==> flow/design.v <==
module compSwap #(
        parameter WIDTH = 32,
        parameter DIR = 1
    )(
        input logic clk,
        input logic rst,
        input logic signed [0:WIDTH-1] A_in,
        input logic signed [0:WIDTH-1] B_in,
        output logic signed [0:WIDTH-1] A_out,
        output logic signed [0:WIDTH-1] B_out
    );
    always_ff @ (posedge clk) begin
        if (!rst) begin
            if (DIR) begin  
                A_out <= (B_in >= A_in) ? A_in : B_in;
                B_out <= (B_in >= A_in) ? B_in : A_in;
            end
            else begin  
                A_out <= (A_in >= B_in) ? A_in : B_in;
                B_out <= (A_in >= B_in) ? B_in : A_in;
            end
        end
        else begin
            A_out = '0;
            B_out = '0;
        end
    end
endmodule
---- Step by step through the tools: compSwap ----
The steps from the RTL of compSwap to its reports follow in flow order.
Lines are those of the file above, counted from 1.
Library cell names are shortened.
A cell with n/a has no value.
design
  design top .............................. compSwap
  clock port .............................. clk
  cell library ............................ sky130hd
  corner .................................. tt_025C_1v80

---- After elaboration ----
Source: Yosys, flattened and elaborated, memories not mapped. Widths are those after wreduce; folded enables and synchronous resets count as part of the registers. Registers that Yosys merges into a memory's read port (data or address) are not register bits. Print and check cells do not count. Equal cells are merged and count once.
word-level totals
  flip-flop bits (word level) ............. 64
  bits of input ports ..................... 66
  output and inout bits ................... 64
  word-level cells ........................ 5
operators by class
  order comparisons ....................... 1
  mux-type cells .......................... 2
operator list
  cell                  count
  two-way mux 32 bit    2
  >= comparator 32 bit  1

---- Logic depth ----
Depth = most cells in a row (Yosys ltp): at word level without a register or memory, in the mapped netlist without a sequential cell, where the memories' decode and read muxes count.
logic depth
  depth in word-level cells ............... 2
  ABC_AREA ................................ 0
  gate-level depth with buffers ........... 10
  depth with buffers taken out ............ 8

---- Netlist ----
The flow's flattened synthesis, as Yosys stat reports it; memories are mapped. The netlist is that of the ABC_AREA named above (0 if unset); the other value can give another one.
The area totals of this step are shown rounded.
mapped netlist
  standard cells after synthesis .......... 320
  chip area (Yosys) ....................... 3280 µm²
  sequential area ......................... 1280 µm²
  mapped flip-flops ....................... 64
  buffer cells ............................ 14
cell types
  cell type  count  total area (µm²)
  dfxtp_1    64     1.28E+03
  mux2i_1    64     640.614
  ha_1       32     400.384
  nand2b_1   64     400.384
  inv_1      32     120.115
  buf_6      7      78.826
  a21oi_1    14     70.067
  nand4_1    5      31.28
  nand2_1    8      30.029
  clkbuf_1   7      26.275
  o21a_1     3      22.522
  o32ai_2    1      16.266
  a21o_1     2      15.014
  mux2_4     1      15.014
  o211ai_1   2      15.014
  mux2i_2    1      13.763
  nand4_2    1      12.512
  nor4_2     1      12.512
Other cell types: 10; their cells: 11.

---- Timing after synthesis ----
OpenSTA on the mapped netlist: ideal clock, no wires. The path of least setup slack (recovery checks aside). Input and output delay are each 20% of the period. Register names are those of the netlist, which keeps one name where synthesis merged equal registers.
timing post-synthesis
  kind .................................... input-to-reg
  start ................................... input A_in[24]
  end ..................................... register A_out[0]
  clock period ............................ 2850 ps
  external input delay .................... 570 ps
  setup time .............................. 72 ps
  time at the first pin ................... 570 ps
  arrival ................................. 2615 ps
  required time ........................... 2778 ps
  path slack .............................. 164 ps
  path delay .............................. 2117 ps
  stages .................................. 9
  path buffers ............................ 1
  period reached after synthesis .......... 2686 ps
"path delay" = arrival - input delay + setup time.
"stages": output pins that drive a net of the path, with the launching flip-flop's if there is one; two outputs of one cell count as two.
"period reached after synthesis" = period - worst setup slack (recovery checks aside). The figure is calculated, with input and output delays left at 20% of the set period.
The rows between start and end are the longest chain of elaborated cells between them; the timing report does not say that the signal goes this way. Where chains are equally long, one stands for them.
Each line given opens the expression or statement behind the cell; cells for indexed reads and writes are added by Yosys, which also makes memories of some case tables.
At most two assigning lines are given for a register; there are more.
on the way, post-synthesis
  cell sequence ........................... inv_1 ha_1 a21oi_1 o21ai_0 a2111o_1 o32ai_2 mux2i_2 buf_6 mux2i_1
  length of the longest elaborated chain .. 2
  elaborated cells on any way between the ends .. 2
  classes of those cells .................. compare (1); mux (1)
ends and longest elaborated chain, post-synthesis
  what                  line  text
  start: declaration    7     input logic signed [0:WIDTH-1] A_in,
  >= comparator 32 bit  15    A_out <= (B_in >= A_in) ? A_in : B_in;
  two-way mux 32 bit    15
  end: assignment       15
  end: assignment       19    A_out <= (A_in >= B_in) ? A_in : B_in;
  end: declaration      9     output logic signed [0:WIDTH-1] A_out,

FLOW RESULTS
============

Settings of 2 stored flow runs for module compSwap (sky130hd), not sorted in any way. The constraints put input and output delay at 20% of the set period each and load the outputs with 0.01 pF.

---- job 1 ----
settings
  period_ns = 1.97
  CORE_UTILIZATION = 57
  SETUP_SLACK_MARGIN = 0.15
  PLACE_DENSITY = 0.36
  CELL_PAD_IN_SITES_GLOBAL_PLACEMENT = 1
  CELL_PAD_IN_SITES_DETAIL_PLACEMENT = 0
  TNS_END_PERCENT = 55
  CAP_MARGIN = 0
  MIN_ROUTING_LAYER = met2
  CORE_MARGIN = 2
  SLEW_MARGIN = 20
results
  did not finish, placement stopped with GPL-0301

---- job 2 ----
settings
  period_ns = 4.19
  CORE_UTILIZATION = 37
  SETUP_SLACK_MARGIN = 0.08
  PLACE_DENSITY = 0.38
  CORE_ASPECT_RATIO = 1.33
  CORE_MARGIN = 6
  CELL_PAD_IN_SITES_GLOBAL_PLACEMENT = 3
  ABC_AREA = 0
  GPL_TIMING_DRIVEN = 0
  CAP_MARGIN = 30
  MIN_ROUTING_LAYER = met1
  MAX_ROUTING_LAYER = met5
  SLEW_MARGIN = 20
results
  did not finish, placement stopped with GPL-0301
