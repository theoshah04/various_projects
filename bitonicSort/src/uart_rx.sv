==> flow/design.v <==
module uart_rx #(
    parameter CLK_FREQ = 100_000_000,
    parameter BAUD     = 115200
)(
    input  logic clk,
    input  logic rst,
    input  logic rx,         
    output logic [7:0] data,
    output logic valid_out,       
    output logic data_end
);
    localparam integer BAUD_CNT = CLK_FREQ / BAUD;  
    localparam integer HALF_BAUD = BAUD_CNT / 2;  
    int unsigned idle_cnt;
    typedef enum logic [1:0] {IDLE, START, DATA, STOP} state_t;
    state_t state;
    logic [$clog2(BAUD_CNT)-1:0] baud_cnt;  
    logic [2:0] bit_idx;  
    logic [7:0] shift_reg;
    always_ff @(posedge clk or posedge rst) begin
        if (rst) begin
            state <= IDLE;
            baud_cnt <= 0;
            bit_idx <= 0;
            valid_out <= 0;
            idle_cnt <= 0;
        end else begin
            valid_out <= 1'b0;
            case (state)
                IDLE:   if (!rx) begin  
                            state <= START;
                            baud_cnt <= HALF_BAUD;
                            idle_cnt <= 0;
                        end
                        else begin
                            idle_cnt <= idle_cnt + 1;
                        end
                START:  if (baud_cnt == 0) begin
                            state <= DATA;
                            baud_cnt <= BAUD_CNT-1;
                            bit_idx <= 0;
                        end else baud_cnt <= baud_cnt - 1;
                DATA:   if (baud_cnt == 0) begin  
                            shift_reg[bit_idx] <= rx;
                            baud_cnt <= BAUD_CNT-1;
                            if (bit_idx == 7) begin  
                                state <= STOP;
                            end
                            else begin  
                                bit_idx <= bit_idx + 1;
                            end
                        end else begin  
                            baud_cnt <= baud_cnt - 1;
                        end
                STOP:   if (baud_cnt == 0) begin
                            data <= shift_reg;
                            valid_out <= 1'b1;
                            state <= IDLE;
                        end else begin
                            baud_cnt <= baud_cnt - 1;
                        end
            endcase
        end
    end
    assign data_end = (idle_cnt == 20_000);  
endmodule
==> From RTL to reports: uart_rx <==
Tool output for the design above, in the order of the flow.
Lines are those of the file above, counted from 1.
Operators: Yosys type, input widths -> output width; for muxes data width and select width s.
{ "inputs": {"design": "uart_rx", "clock_port": "clk", "lib": "sky130hd", "lib_corner": "tt_025C_1v80"} }

==> Elaborated design <==
Counts by Yosys on the flattened word-level netlist (proc, flatten, opt, wreduce; memories kept). Register bits leave out memories and registers merged into their read ports (data or address). Print and check cells are left out.
{ "word_totals": {"ff_bits": 64, "input_bits": 3, "output_inout_bits": 10, "word_cells": 60} }
{ "classes": {"addsub": 4, "equal": 12, "n_shift": 2, "n_mux": 19, "n_logic": 5, "n_reduce_logical": 11} }
{ "op_table": {"columns": ["operator", "count"], "rows": [
  ["$add 32x1->32 const B", 1],
  ["$eq 32x15->1 const B", 1],
  ["$mux 32", 1],
  ["$pmux 10 s3", 1],
  ["$mux 10", 3],
  ["$mux 8", 2],
  ["$ne 2x2->1 const B", 7],
  ["$sub 10x1->10 const B", 1],
  ["$logic_not 10->1", 1],
  ["$mux 2", 5],
  ["$reduce_and 3->1", 3],
  ["$mux 3", 3],
  ["$shift 1x4->8", 1],
  ["$shift 1x4->8 const A", 1],
  ["$and 8x8->8", 1],
  ["$or 8x8->8", 1],
  ["$not 8->8", 1],
  ["$pmux 2 s4", 1],
  ["$reduce_and 6->1", 1],
  ["$pmux 3 s2", 1],
  ["$eq 2x2->1 const B", 2],
  ["$neg 3->4", 1],
  ["$reduce_and 4->1", 1],
  ["$reduce_bool 4->1", 1],
  ["$add 3x1->3 const B", 1],
  ["$eq 3x3->1 const B", 1],
  ["$reduce_or 3->1", 1],
  ["$not 1->1", 2]
]} }
Not listed: further kinds 5, cells in them 6.

==> Depth <==
Yosys ltp: most cells in a row. Word level: on the elaborated netlist, between registers, memories and ports. Mapped: between sequential cells and ports; inverters and the memories' decode and read muxes count.
{ "logic_depth": {"word_depth": 7, "ABC_AREA": 0, "ltp_mapped": 7, "depth_no_buf": 6} }

==> After synthesis <==
The flow's flattened synthesis, as Yosys stat reports it; memories are mapped. The netlist is that of the ABC_AREA named above (0 if unset); the other value can give another one.
{ "by_type": {"columns": ["cell", "count", "area_total_um2"], "rows": [
  ["sky130_fd_sc_hd__dfrtp_1", 49, 1.23E+03],
  ["sky130_fd_sc_hd__edfxtp_1", 16, 480.461],
  ["sky130_fd_sc_hd__nand2_1", 53, 198.941],
  ["sky130_fd_sc_hd__ha_1", 10, 125.12],
  ["sky130_fd_sc_hd__o21ai_0", 22, 110.106],
  ["sky130_fd_sc_hd__a21oi_1", 18, 90.086],
  ["sky130_fd_sc_hd__or4_1", 12, 90.086],
  ["sky130_fd_sc_hd__nor2_1", 20, 75.072],
  ["sky130_fd_sc_hd__o31ai_1", 10, 75.072],
  ["sky130_fd_sc_hd__a22o_1", 8, 70.067],
  ["sky130_fd_sc_hd__nor4_1", 11, 68.816],
  ["sky130_fd_sc_hd__nand3_1", 13, 65.062],
  ["sky130_fd_sc_hd__mux2i_1", 6, 60.058],
  ["sky130_fd_sc_hd__nand2b_1", 9, 56.304],
  ["sky130_fd_sc_hd__or3_1", 9, 56.304],
  ["sky130_fd_sc_hd__clkbuf_1", 13, 48.797],
  ["sky130_fd_sc_hd__and3_1", 7, 43.792],
  ["sky130_fd_sc_hd__and4_1", 5, 43.792]
]} }
Not listed: further types 31, cells in them 77.
{ "synth_totals": {"mapped_cells": 368, "synth_area_mm2": 0.0035609, "flip_flops": 66} }

==> Timing after synthesis <==
Path of least setup slack by OpenSTA after synthesis, without wires, with an ideal clock, recovery checks aside; 20% of the period is set as input and as output delay. Where synthesis merged equal registers, the netlist keeps one of their names.
{ "synth_timing": {"path_kind": "in2reg", "from": "in rst", "to": "reg data[0]", "period_ps": 3550, "arrival_ps": 2183, "required_ps": 3218, "setup_slack_ps": 1035, "delay_ps": 1805, "path_stages": 2, "n_path_buf": 0, "synth_period_reached_ps": 2515} }
"delay_ps" = arrival - input delay + setup time.
"path_stages" counts driving pins, that of a launching flip-flop among them; a cell with two outputs on the path counts twice.
"synth_period_reached_ps" = period - worst setup slack (recovery checks aside). The figure is calculated, with input and output delays left at 20% of the set period.
The rows between start and end are the longest chain of elaborated cells between them; the timing report does not say that the signal goes this way. Where chains are equally long, one stands for them.
Each line given opens the expression or statement behind the cell; cells for indexed reads and writes are added by Yosys, which also makes memories of some case tables.
{ "synth_via": {"cell_sequence": "sky130_fd_sc_hd__inv_1 > sky130_fd_sc_hd__and2_1", "elab_chain_cells": 2, "cells_between": 2, "classes_between": "logic: 1; reduce/logical: 1"} }
{ "synth_rtl": {"columns": ["item", "line_no", "source"], "rows": [
  ["from (decl)", 6, "input  logic rst,"],
  ["$not 1->1", null, null],
  ["$reduce_and 3->1", null, null],
  ["to (assign)", 56, "data <= shift_reg;"],
  ["to (decl)", 8, "output logic [7:0] data,"]
]} }

==> Worst path after layout <==
Path of least setup slack in the final report of flow run 1 (OpenROAD, finished layout, wires in). Where an end is a register, its clock arrival counts in the times.
The path's times are printed in steps of 10 ps; the period is the one set.
{ "layout_timing": {"path_kind": "reg2out", "from": "reg idle_cnt[4]", "to": "out data_end", "period_ps": 2810, "out_delay_ps": 560, "arrival_ps": 1700, "required_ps": 2250, "setup_slack_ps": 550, "path_stages": 5, "n_path_buf": 1} }
The rows between start and end are the longest chain of elaborated cells between them; the timing report does not say that the signal goes this way. Where chains are equally long, one stands for them.
A register here has more assigning lines than the two given.
{ "layout_via": {"cell_sequence": "sky130_fd_sc_hd__dfrtp_2 > sky130_fd_sc_hd__nor4b_4 > sky130_fd_sc_hd__nand4_1 > sky130_fd_sc_hd__nor2_1 > sky130_fd_sc_hd__dlygate4sd2_1", "elab_chain_cells": 1, "cells_between": 1, "classes_between": "eq/ne: 1"} }
{ "layout_rtl": {"columns": ["item", "line_no", "source"], "rows": [
  ["from (decl)", 14, "int unsigned idle_cnt;"],
  ["from (assign)", 26, "idle_cnt <= 0;"],
  ["from (assign)", 36, "idle_cnt <= idle_cnt + 1;"],
  ["$eq 32x15->1", 65, "assign data_end = (idle_cnt == 20_000);"],
  ["to (decl)", 10, "output logic data_end"]
]} }

Add stored flow runs of uart_rx

Module uart_rx, platform sky130hd: 2 stored runs of the flow (Yosys, OpenROAD) with differing settings, in no particular order. Input and output delays are each 20% of the period that was set; the output load is 0.01 pF.
By "achievedPeriod_ps" is meant the clock period of the run minus its worst setup slack. This is arithmetic on one report: input and output delays are still those of the set period (20% each).
"worst_path_allowed_less_slack_ps": the worst setup path's part of the clock period (all of it between registers, 20% less for each end at a port) less its slack. A launch clock that arrives late makes it longer, a capture clock that arrives late makes it shorter.
By "total_power_mw" is meant OpenSTA's value without simulated activity: inputs other than the clock are taken to toggle once in ten clock periods, and the tool carries that through the logic.
"worst_path_allowed_less_slack_ps" is given in steps of 10 ps.
[
  {
    "run": "flow run 1",
    "settings": { "period_ns": 2.81, "SETUP_SLACK_MARGIN": 0.48, "CAP_MARGIN": 20, "CORE_MARGIN": 2, "CORE_UTILIZATION": 40, "SLEW_MARGIN": 20 },
    "results": { "utilization_pct": 46.9, "total_power_mw": 1.724, "fin_ws_ps": 551, "achievedPeriod_ps": 2259, "holdWs_ps": 457, "synthArea_mm2": 0.0035609, "die_mm2": 0.0096727, "worst_path_allowed_less_slack_ps": 1700, "worstPathKind": "reg2out" }
  },
  {
    "run": "flow run 2",
    "settings": { "period_ns": 3.82, "CORE_UTILIZATION": 68, "PLACE_DENSITY_LB_ADDON": 0.16, "CORE_MARGIN": 9, "CELL_PAD_IN_SITES_GLOBAL_PLACEMENT": 3, "CELL_PAD_IN_SITES_DETAIL_PLACEMENT": 2, "CTS_CLUSTER_DIAMETER": 226, "MIN_ROUTING_LAYER": "met2", "CAP_MARGIN": 20, "SLEW_MARGIN": 20 },
    "outcome": "unfinished; error FLW-0024 in placement"
  }
]
