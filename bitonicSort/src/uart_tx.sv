==> flow/design.v <==
module uart_tx #(
    parameter CLK_FREQ = 100_000_000,
    parameter BAUD     = 115200
)(
    input  logic clk,
    input  logic rst,
    input  logic [7:0] data,
    input  logic start,    
    output logic tx,       
    output logic busy
);
    localparam integer BAUD_CNT = CLK_FREQ / BAUD;
    typedef enum logic [1:0] {IDLE, START, DATA, STOP} state_t;
    state_t state;
    logic [$clog2(BAUD_CNT)-1:0] baud_cnt;
    logic [2:0] bit_idx;
    logic [7:0] shift_reg;
    always_ff @(posedge clk or posedge rst) begin
        if (rst) begin
            state <= IDLE;
            tx <= 1;
            busy <= 0;
        end else begin
            case (state)
                IDLE: begin
                    busy <= 0;
                    if (start) begin
                        shift_reg <= data;
                        state <= START;
                        baud_cnt <= BAUD_CNT-1;
                        tx <= 0;  
                        busy <= 1;
                    end
                end
                START, DATA, STOP: begin
                    if (baud_cnt == 0) begin
                        case (state)
                            START: begin
                                state <= DATA;
                                bit_idx <= 0;
                                tx <= shift_reg[0];
                                shift_reg <= shift_reg >> 1;
                            end
                            DATA: begin
                                if (bit_idx == 7) begin
                                    state <= STOP;
                                    tx <= 1;  
                                end else begin
                                    bit_idx <= bit_idx + 1;
                                    tx <= shift_reg[0];
                                    shift_reg <= shift_reg >> 1;
                                end
                            end
                            STOP: state <= IDLE;
                        endcase
                        baud_cnt <= BAUD_CNT-1;
                    end else baud_cnt <= baud_cnt - 1;
                end
            endcase
        end
    end
endmodule
# == From RTL to reports: uart_tx ==
# The steps from the RTL of uart_tx to its reports follow in flow order.
# Lines are those of the file above, counted from 1.
# Cell names lack the library's common part.
# A cell with n/a has no value.
# design
top_module,uart_tx
clk_port,clk
cell_library,sky130hd
pvt_corner,tt_025C_1v80

# == Word-level counts ==
# Yosys after proc, flatten, opt, wreduce and memory -nomap, before mapping. Memory bits, and registers merged into a memory's read port (data or address), are not among the register bits. Print and check cells are not counted. Equal cells are merged and count once.
# bits
mem_bits_ro,0
latchBits,0
register_bits,25
mem_count,0
inputBits,11
out_inout_bits,2
clocked_rd_ports_x_width,0
ramBits,0
word_cells,51
# op_classes
n_reduce_logical,10
muxes,21
equal,11
shift,0
bitwise,1
div_mod_pow,0
add_sub_neg,2
mul,0
n_cmp,0
# op_table
operator,n
parallel mux 8 bit (select 2 bit),2
2-to-1 mux 8 bit,3
parallel mux 10 bit (select 2 bit),1
2-to-1 mux 10 bit,2
subtractor 10 x 1 -> 10 bit (second input constant),1
zero test 10 bit,1
AND reduction 5 bit,2
inequality test 2 bit (second input constant),3
inequality test 3 bit (second input constant),2
AND reduction 6 bit,1
parallel mux 3 bit (select 2 bit),1
parallel mux 2 bit (select 3 bit),1
2-to-1 mux 2 bit,3
equality test 2 bit (second input constant),2
nonzero test 2 bit,2
inequality test 4 x 1 -> 1 bit (second input constant),1
AND reduction 4 bit,1
parallel mux 2 bit (select 2 bit),1
parallel mux 1 bit (select 2 bit),2
2-to-1 mux 1 bit,4
adder 3 x 1 -> 3 bit (second input constant),1
inequality test 3 x 1 -> 1 bit (second input constant),1
equality test 3 bit (second input constant),1
AND reduction 3 bit,1
OR reduction 3 bit,1
2-to-1 mux 3 bit,1
equality test 2 x 1 -> 1 bit (second input constant),1
zero test 2 bit,1
inverter 1 bit,1

# == Depth ==
# Yosys ltp: most cells in a row. Word level: on the elaborated netlist, between registers, memories and ports. Mapped: between sequential cells and ports; inverters and the memories' decode and read muxes count.
# depth
depth_word,5
abc_area,1
depth_mapped,9
depth_no_buf,9

# == Netlist ==
# Source: synth_stat.txt of the flow (Yosys; design flattened, memories mapped). It holds for the ABC_AREA given above (unset counts as 0); a run with the other value may have another netlist.
# The area totals of this step are shown rounded.
# mapped
buf_cells,1
yosys_area_mm2,0.001371
mapped_cells,131
seqArea_mm2,0.0007833
flip_flops,27
# types
cell_type,n,type_area_um2
edfxtp_1,21,630.605
nand2_1,31,116.362
mux2_4,7,105.101
dfrtp_1,4,100.096
inv_1,18,67.565
dfstp_2,2,52.55
nand3_1,10,50.048
nor2_1,12,45.043
ha_1,3,37.536
nand2_4,2,22.522
nor2_4,2,22.522
a21oi_1,4,20.019
o21ai_0,3,15.014
buf_6,1,11.261
nand3_2,1,10.01
a21oi_2,1,8.758
xnor2_1,1,8.758
xor2_1,1,8.758
# Not listed: further types 7, cells in them 7.

# == Path before layout ==
# Source: OpenSTA report_checks on the synthesized netlist (no wires, ideal clock, input and output delay 20% of the period each), path of least setup slack; recovery checks are left aside. Register names are those of the netlist, which keeps one name where synthesis merged equal registers.
# synth_timing
kind,register to register
start,register baud_cnt[0]
end,register shift_reg[0]
path_buffers,0
required_time_ns,2.190
tclk_ns,2.56
setup_slack_ns,0.679
driving_pins,9
arrival_ns,1.511
setup_time_ns,0.370
path_delay_ns,1.881
launch_ns,0.000
period_less_setup_slack_ns,1.881
# "path_delay_ns" = arrival - input delay + setup time.
# "driving_pins": output pins that drive a net of the path, with the launching flip-flop's if there is one; two outputs of one cell count as two.
# "period_less_setup_slack_ns" = period - worst setup slack (recovery checks aside). The figure is calculated, with input and output delays left at 20% of the set period.
# Between the ends stands the longest chain of elaborated cells between them, by number of cells; it is not shown to be the way that was timed. Of several equally long chains one is given.
# A line is the first line of the expression or statement that the cell stems from. Yosys adds cells for indexed reads and writes and turns some case tables into memories.
# At most two assigning lines are given for a register; there are more.
# The path ends at the enable pin of a flip-flop; only ways to that pin are counted.
# synth_between
path_cell_list,edfxtp_1 > inv_1 > ha_1 > nand2_1 > nor2_4 > nand3_2 > nand2_4 > inv_2 > nor2_1
elab_chain_len,3
cells_between,3
lines_between,1
cone_classes,1 x eq/ne; 2 x reduce/logical
# synth_rtl
item,line,rtl
"start, declared",15,logic [$clog2(BAUD_CNT)-1:0] baud_cnt;
"start, assigned",30,baud_cnt <= BAUD_CNT-1;
"start, assigned",56,baud_cnt <= BAUD_CNT-1;
zero test 10 bit,36,if (baud_cnt == 0) begin
inequality test 2 bit,n/a,
AND reduction 6 bit,n/a,
"end, assigned",28,shift_reg <= data;
"end, assigned",42,shift_reg <= shift_reg >> 1;
"end, declared",17,logic [7:0] shift_reg;

# == Path in the finished layout ==
# Path of least setup slack in the final report of entry A (OpenROAD, finished layout, wires in). Where an end is a register, its clock arrival counts in the times.
# layout_timing
kind,register to output
start,register tx
end,output port tx
arrival_ns,1.35
setup_slack_ns,0.47
launch_ns,0.28
tclk_ns,2.27
driving_pins,2
output_delay_ns,0.45
required_time_ns,1.82
path_buffers,1
# At most two assigning lines are given for a register; there are more.
# layout_between
path_cell_list,dfstp_2 > clkdlybuf4s50_1
elab_chain_len,0
cells_between,0
lines_between,0
# layout_rtl
item,line,rtl
"start, declared",9,"output logic tx,"
"start, assigned",41,tx <= shift_reg[0];
"start, assigned",50,tx <= shift_reg[0];
"end, declared",9,

# Top module uart_tx; platform sky130hd; tools Yosys and OpenROAD; 2 stored runs in no particular order. Input and output delays are each 20% of the period that was set; the output load is 0.01 pF.
# "timing.achieved_period_ns" is the run's clock period less its worst setup slack. It is reckoned from that one timing run; input and output delays stay at 20% of the period that was set.
# "critical_path_time_ns" means the part of the period allowed to the worst setup path (the constraints hold back 20% at inputs and 20% at outputs) less its slack; where the path has registers, the arrival times of their clocks count too.
# Results are given in rounded form.
# A setting shown as - is not set for that run.
stored run,period_ns,CORE_UTILIZATION,SETUP_SLACK_MARGIN,PLACE_DENSITY_LB_ADDON,ABC_AREA,GPL_ROUTABILITY_DRIVEN,CAP_MARGIN,SLEW_MARGIN,MAX_ROUTING_LAYER,CORE_MARGIN,TNS_END_PERCENT,MIN_ROUTING_LAYER,timing.achieved_period_ns,yosys.chip_area_mm2,critical_path_time_ns,critical_path_kind,final_hold_ws_ns,setupTns_ns,ws_setup_ns,post_route_util_frac,design.die.area_mm2
entry A,2.27,33,0.33,0.22,1,1,25,0,met5,2,-,-,1.803,0.001371,1.35,register to output,0.490,0.000,0.467,0.411,0.004687
entry B,2.32,30,0.06,0.26,-,-,20,20,-,2,75,met1,2.140,0.001333,2.14,register to register,0.525,0.000,0.180,0.375,0.004991
